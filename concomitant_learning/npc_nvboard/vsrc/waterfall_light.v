==> flow/design.v <==
module waterfall_light(
  input clk,
  input rst,
  output reg [15:0] led
);
  reg [31:0] count;
  always @(posedge clk) begin
    if (rst) begin led <= 1; count <= 0; end
    else begin
      if (count == 0) led <= {led[14:0], led[15]};
      count <= (count >= 5000000 ? 32'b0 : count + 1);
    end
  end
endmodule
Step by step through the tools: waterfall_light --
The steps from the RTL of waterfall_light to its reports follow in flow order. Lines are those of the file above, counted from 1. Operators: Yosys type, input widths -> output width; for muxes data width and select width s. Cell names lack the library's common part. A cell with - has no value.
Design: design top waterfall_light, clock clk, library sky130hd, timing corner tt_025C_1v80

After elaboration --
Counts by Yosys on the flattened word-level netlist (proc, flatten, opt, wreduce; memories kept). Register bits leave out memories and registers merged into their read ports (data or address); mux counts leave out enables and synchronous resets folded into registers. Print and check cells are left out. Cells with the same type and inputs are merged into one.
Operators by class: equality and inequality tests 0, div/mod/pow operators 0, bitwise gates (word level) 0, add/sub/neg operators 1, shifts and indexed selects 0, magnitude comparators 1, $mul 0, muxes and demuxes 0, reductions and logical operators 2
Operators by type and width (number):
- $add 32x1->32 const B | 1
- $ge 32x23->1 const B | 1
- $logic_not 32->1 | 1
- $reduce_or 2->1 | 1
Bit counts: input port bits 2, memory bits (read-only) 0, bits in writable memories 0, output and inout port bits 16, word-level cells 6, memories 0, latch bits 0, register bits 48, clocked read ports x word width 0

Longest topological paths --
Depth = most cells in a row (Yosys ltp): at word level without a register or memory, in the mapped netlist without a sequential cell, where the memories' decode and read muxes count.
Logic depth: word-level depth 2, ABC_AREA 0, mapped depth 7, mapped depth without buffers 6

Synthesis result --
Yosys stat after the flow's synthesis: flattened, memories mapped to cells. It holds for the ABC_AREA given above (unset counts as 0); a run with the other value may have another netlist. The area totals of this step are shown rounded.
Cells by type:
- dfxtp_1 | number 48, total area 960.922 um^2
- mux2i_1 | number 16, total area 160.154 um^2
- nor3_1 | number 22, total area 110.106 um^2
- nand2b_1 | number 16, total area 100.096 um^2
- xnor2_1 | number 10, total area 87.584 um^2
- a211oi_1 | number 7, total area 52.55 um^2
- nor4_1 | number 6, total area 37.536 um^2
- nand3_1 | number 7, total area 35.034 um^2
- nand4_1 | number 5, total area 31.28 um^2
- or3_1 | number 5, total area 31.28 um^2
- nand2_1 | number 8, total area 30.029 um^2
- or4_1 | number 4, total area 30.029 um^2
- clkbuf_1 | number 7, total area 26.275 um^2
- xor2_1 | number 3, total area 26.275 um^2
- ha_1 | number 2, total area 25.024 um^2
- o21ai_0 | number 5, total area 25.024 um^2
- nor2_1 | number 6, total area 22.522 um^2
- o31ai_1 | number 3, total area 22.522 um^2
Other cell types: 16; their cells: 24.
Mapped netlist: area of sequential cells 960.9 um^2, buffers 11, mapped flip-flops 48, standard cells after synthesis 204, mapped area 1981 um^2

Path before layout --
OpenSTA on the mapped netlist: ideal clock, no wires. The path of least setup slack (recovery checks aside). Input and output delay are each 20% of the period. Register names are those of the netlist, which keeps one name where synthesis merged equal registers.
Path after synthesis: kind reg-to-reg, start register count[3], end register count[19], data required time 2.554 ns, setup time 0.086 ns, stages 6, path slack 0.643 ns, data arrival time 1.911 ns, time at the first pin 0.000 ns, buffers on the path 1, clock period 2.64 ns, delay of the path 1.997 ns, synthesis period reached 1.997 ns
"delay of the path" = arrival - input delay + setup time. "stages" counts driving pins, that of a launching flip-flop among them; a cell with two outputs on the path counts twice. "synthesis period reached" is the clock period less the worst setup slack; recovery checks do not enter. This is arithmetic on one report: input and output delays are still those of the set period (20% each). The rows between start and end are the longest chain of elaborated cells between them; the timing report does not say that the signal goes this way. Where chains are equally long, one stands for them. Each line given opens the expression or statement behind the cell; cells for indexed reads and writes are added by Yosys, which also makes memories of some case tables.
On the way, after synthesis: path through dfxtp_1 > nand4_4 > or4_1 > buf_2 > or4_1 > a211oi_1, cells in the longest elaborated chain 2, elaborated cells on any way between the ends 3, source lines of those cells 1, those cells by class add/sub (1); compare (1); reduce/logical (1)
RTL lines, path after synthesis:
- start, declared | line 6 | reg [31:0] count;
- start, assigned | line 8 | if (rst) begin led <= 1; count <= 0; end
- start, assigned | line 11 | count <= (count >= 5000000 ? 32'b0 : count + 1);
- $ge 32x23->1 | line 11
- $reduce_or 2->1
- end, assigned | line 8
- end, assigned | line 11
- end, declared | line 6

Timing after layout --
Path of least setup slack in the final report of stored run 1 (OpenROAD, finished layout, wires in). Where an end is a register, its clock arrival counts in the times.
Path after layout: kind reg-to-reg, start register count[2], end register count[19], buffers on the path 0, time at the first pin 0.30 ns, setup time 0.07 ns, path slack -0.12 ns, stages 5, clock period 1.64 ns, data arrival time 1.99 ns, data required time 1.87 ns
The rows between start and end are the longest chain of elaborated cells between them; the timing report does not say that the signal goes this way. Where chains are equally long, one stands for them.
On the way, after layout: path through dfxtp_4 > nand3_2 > or4_4 > or4_4 > a211oi_2, cells in the longest elaborated chain 2, elaborated cells on any way between the ends 3, source lines of those cells 1, those cells by class add/sub (1); compare (1); reduce/logical (1)
RTL lines, path after layout:
- start, declared | line 6 | reg [31:0] count;
- start, assigned | line 8 | if (rst) begin led <= 1; count <= 0; end
- start, assigned | line 11 | count <= (count >= 5000000 ? 32'b0 : count + 1);
- $ge 32x23->1 | line 11
- $reduce_or 2->1
- end, assigned | line 8
- end, assigned | line 11
- end, declared | line 6

Top module waterfall_light; platform sky130hd; tools Yosys and OpenROAD; 2 stored runs in no particular order. Input and output delays are each 20% of the period that was set; the output load is 0.01 pF.
"clock period achieved" means the clock period less the worst setup slack. The figure is calculated, with input and output delays left at 20% of the set period.
"time used up by the worst setup path": the worst setup path's part of the clock period (all of it between registers, 20% less for each end at a port) less its slack. A launch clock that arrives late makes it longer, a capture clock that arrives late makes it shorter.
By "overall power" is meant OpenSTA's value without simulated activity: inputs other than the clock are taken to toggle once in ten clock periods, and the tool carries that through the logic.
The results are shown rounded.

* Stored run 1 | settings: period_ns 1.64; CAP_MARGIN 20; CORE_MARGIN 2; CORE_UTILIZATION 40; SLEW_MARGIN 20 | results: utilization after layout 64.0 %; synthesized cell area 1,981 um^2; full die area 5,530 um^2; lowest hold slack 0.459 ns; worst setup slack after layout -0.121 ns; final setup TNS -0.612 ns; time used up by the worst setup path 1.76 ns; critical path type reg-to-reg; overall power 2.108 mW; standard-cell area of the final layout 3,043 um^2; clock period achieved 1.761 ns
* Stored run 2 | settings: period_ns 1.58; CORE_UTILIZATION 70; SETUP_SLACK_MARGIN 0.09; PLACE_DENSITY_LB_ADDON 0.08; HOLD_SLACK_MARGIN 0.09; ABC_AREA 1; GPL_ROUTABILITY_DRIVEN 0; CAP_MARGIN 40; SLEW_MARGIN 20; MIN_ROUTING_LAYER met2; CORE_MARGIN 2 | results: utilization after layout 90.9 %; synthesized cell area 2,251 um^2; full die area 3,685 um^2; lowest hold slack 0.471 ns; worst setup slack after layout -0.112 ns; final setup TNS -0.974 ns; time used up by the worst setup path 1.69 ns; critical path type reg-to-reg; overall power 1.874 mW; standard-cell area of the final layout 2,776 um^2; clock period achieved 1.692 ns
